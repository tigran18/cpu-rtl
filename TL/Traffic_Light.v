==> flow/design.v <==
module TL(
    input clk,
    input res,
    output out
);
    reg [8:0] inp1, inp2, inp3; 
    reg GTY, YTR, RTG;
    assign out = RTG; 
    initial begin
        GTY = 1;   
        YTR = 0;
        RTG = 0;
        inp1 = 0;
        inp2 = 0;
        inp3 = 0;
    end
    always @(posedge clk) begin
        if (res) begin
            GTY <= 1;
            YTR <= 0;
            RTG <= 0;
            inp1 <= 0;
            inp2 <= 0;
            inp3 <= 0;
        end 
        else begin
            if (GTY) begin
                if (inp1 == 8'b11111111) begin
                    GTY <= 0;
                    YTR <= 1;
                    RTG <= 0;
                    inp1 <= 0;
                end else begin
                    inp1 <= inp1 + 1;
                end
            end
            if (YTR) begin
                if (inp2 == 8'b11111111) begin
                    GTY <= 0;
                    YTR <= 0;
                    RTG <= 1;
                    inp2 <= 0;
                end else begin
                    inp2 <= inp2 + 1;
                end
            end
            if (RTG) begin
                if (inp3 == 8'b11111111) begin
                    GTY <= 1;
                    YTR <= 0;
                    RTG <= 0;
                    inp3 <= 0;
                end else begin
                    inp3 <= inp3 + 1;
                end
            end
        end
    end
endmodule
# Tool chain data of TL
# The steps from the RTL of TL to its reports follow in flow order.
# Lines are those of the file above, counted from 1.
# Operators carry their Yosys type and port widths (W data, S select, Z words).
# Cell names lack the library's common part.
# Not given: -
# design
top	TL
clk_port	clk
lib	sky130hd
lib_corner	tt_025C_1v80

# Word level
# Counts by Yosys on the flattened word-level netlist (proc, flatten, opt, wreduce; memories kept). Register bits leave out memories and registers merged into their read ports (data or address); mux counts leave out enables and synchronous resets folded into registers. Print and check cells are left out. Cells with the same type and inputs are merged into one.
# bits
ff_bits	30
in_bits	2
word_cells	33
# op_classes
addsub	3
n_eq	3
n_mux	21
# ops
op	count
$add A9 B1 Y9 const B	3
$eq A9 B8 Y1 const B	3
$mux W9	3
$mux W1	18

# Logic depth
# Depth = most cells in a row (Yosys ltp): at word level without a register or memory, in the mapped netlist without a sequential cell, where the memories' decode and read muxes count.
# depth
word_depth	7
abc_area	0
mapped_depth	4
ltp_nobuf	4

# Synthesis result
# Yosys stat after the flow's synthesis: flattened, memories mapped to cells. It holds for the ABC_AREA given above (unset counts as 0); a run with the other value may have another netlist.
# Totals and module areas in this step are rounded.
# synth_totals
mapped_cells	135
yosys_area_mm2	0.00129
ff_cells	30
buf_cells	3
# by_type
cell	count
dfxtp_1	30
xor2_1	7
nand4_1	9
or3_1	9
a21oi_1	10
nor2_1	13
o31ai_1	6
ha_1	3
o21ai_0	7
xnor2_1	4
nand3_1	6
o211a_1	3
nand2_1	7
nand4_4	1
o31ai_4	1
mux2i_1	2
inv_1	4
or4_1	2
# Other cell types: 10; their cells: 11.

# Path before layout
# Path of least setup slack by OpenSTA after synthesis, without wires, with an ideal clock, recovery checks aside; 20% of the period is set as input and as output delay. Where synthesis merged equal registers, the netlist keeps one of their names.
# synth_path
path_kind	input-to-reg
start	input res
end	register inp2[0]
tclk_ns	2.63
in_delay_ns	0.526
setup_ns	0.133
launch_ns	0.526
arrival_time_ns	1.265
required_time_ns	2.497
slack_ns	1.232
path_delay_ns	0.872
stages	4
synth_period_reached_ns	1.398
# "path_delay_ns" is the arrival time less input delay plus setup time.
# "stages": output pins that drive a net of the path, with the launching flip-flop's if there is one; two outputs of one cell count as two.
# "synth_period_reached_ns" is the clock period less the worst setup slack; recovery checks do not enter. This is arithmetic on one report: input and output delays are still those of the set period (20% each).
# A register here has more assigning lines than the two given.
# synth_via
cell_sequence	clkbuf_1 -> clkinv_1 -> o31ai_2 -> nor2_1
# synth_rtl
element	line	text
start: declaration	3	input res,
end: assignment	23	inp2 <= 0;
end: assignment	44	inp2 <= inp2 + 1;
end: declaration	6	reg [8:0] inp1, inp2, inp3;
# No chain of elaborated cells between the ends is given.

# Worst path after layout
# From the final timing report of run 1: the path of least setup slack in the routed layout; clock arrival at registers is part of the times.
# layout_path
path_kind	reg-to-reg
start	register inp2[0]
end	register inp2[2]
tclk_ns	2.42
setup_ns	0.12
launch_ns	0.33
arrival_time_ns	1.77
required_time_ns	2.62
slack_ns	0.86
stages	5
# The rows between start and end are the longest chain of elaborated cells between them; the timing report does not say that the signal goes this way. Where chains are equally long, one stands for them.
# A line is the first line of the expression or statement that the cell stems from. Yosys adds cells for indexed reads and writes and turns some case tables into memories.
# A register here has more assigning lines than the two given.
# layout_via
cell_sequence	dfxtp_1 -> ha_1 -> nand4_1 -> o31ai_2 -> nor2_1
elab_chain_cells	2
# layout_rtl
element	line	text
start: declaration	6	reg [8:0] inp1, inp2, inp3;
start: assignment	23	inp2 <= 0;
start: assignment	44	inp2 <= inp2 + 1;
$add A9 B1 Y9	44
$mux W9	38	if (inp2 == 8'b11111111) begin
end: assignment	42	inp2 <= 0;
end: assignment	44
end: declaration	6

--- measured runs ---
2 stored runs of TL in the flow (synthesis by Yosys, layout by OpenROAD, sky130hd cells), in arbitrary order. Constraints: input delay and output delay 20% of the set period each, output load 0.01 pF.
"achieved_period_ns" means the clock period less the worst setup slack. The figure is calculated, with input and output delays left at 20% of the set period.
By "worstPathTime_ns" is meant the share of the clock period that the worst setup path is allowed (20% is reserved at inputs, 20% at outputs), minus its slack. Clock arrival times at its registers enter into it.
"total_power_uw": no workload was simulated; the value follows from the tool's default switching activity.
Measured values are rounded.

Run 1, flow files:
==> flow/run.sh <==
#!/bin/bash
# the make line also repeats the synthesis and layout settings of config.mk as NAME=value (left out here)
make -C /OpenROAD-flow-scripts/flow DESIGN_CONFIG=/design/flow/config.mk WORK_HOME=/design/flow/orfs CLKGATE_MAP_FILE= finish
==> flow/config.mk <==
export PLATFORM = sky130hd
export DESIGN_NAME = TL
export DESIGN_NICKNAME = TL
export VERILOG_FILES = /design/flow/design.v
export SDC_FILE = /design/flow/constraint.sdc
export NUM_CORES = 4
export LEC_CHECK = 0
export CAP_MARGIN = 15
export CORE_MARGIN = 3
export CORE_UTILIZATION = 38
export CTS_CLUSTER_DIAMETER = 99
export MAX_ROUTING_LAYER = met5
export PLACE_DENSITY = 0.42
export SETUP_SLACK_MARGIN = 0.71
export SLEW_MARGIN = 20
==> flow/constraint.sdc <==
create_clock -name core_clock -period 2.42 [get_ports {clk}]
set_input_delay 0.4840 -clock core_clock [delete_from_list [all_inputs] [get_ports {clk}]]
set_output_delay 0.4840 -clock core_clock [all_outputs]
set_load 0.01 [all_outputs]

==> results of run 1, as CSV <==
result,value
achieved_period_ns,1.563
finalCellArea_mm2,0.00142
total_power_uw,817
final_util_frac,0.449
final_setup_ws_ns,0.857
hold_worst_slack_ns,0.484
worstPathTime_ns,1.56
critical_path_type,"reg-to-reg"
setupTns_ns,0.000
design_die_area_mm2,0.00413
synth_chip_area_mm2,0.00129

Run 2, flow files:
==> flow/run.sh <==
#!/bin/bash
# the make line also repeats the synthesis and layout settings of config.mk as NAME=value (left out here)
make -C /OpenROAD-flow-scripts/flow DESIGN_CONFIG=/design/flow/config.mk WORK_HOME=/design/flow/orfs CLKGATE_MAP_FILE= finish
==> flow/config.mk <==
export PLATFORM = sky130hd
export DESIGN_NAME = TL
export DESIGN_NICKNAME = TL
export VERILOG_FILES = /design/flow/design.v
export SDC_FILE = /design/flow/constraint.sdc
export NUM_CORES = 4
export LEC_CHECK = 0
export CAP_MARGIN = 20
export CORE_MARGIN = 2
export CORE_UTILIZATION = 65
export SLEW_MARGIN = 20
==> flow/constraint.sdc <==
create_clock -name core_clock -period 1.68 [get_ports {clk}]
set_input_delay 0.3360 -clock core_clock [delete_from_list [all_inputs] [get_ports {clk}]]
set_output_delay 0.3360 -clock core_clock [all_outputs]
set_load 0.01 [all_outputs]

==> results of run 2, as CSV <==
result,value
achieved_period_ns,1.575
finalCellArea_mm2,0.00145
total_power_uw,1310
final_util_frac,0.756
final_setup_ws_ns,0.105
hold_worst_slack_ns,0.481
worstPathTime_ns,1.24
critical_path_type,"reg-to-output"
setupTns_ns,0.000
design_die_area_mm2,0.00235
synth_chip_area_mm2,0.00129
--- end ---
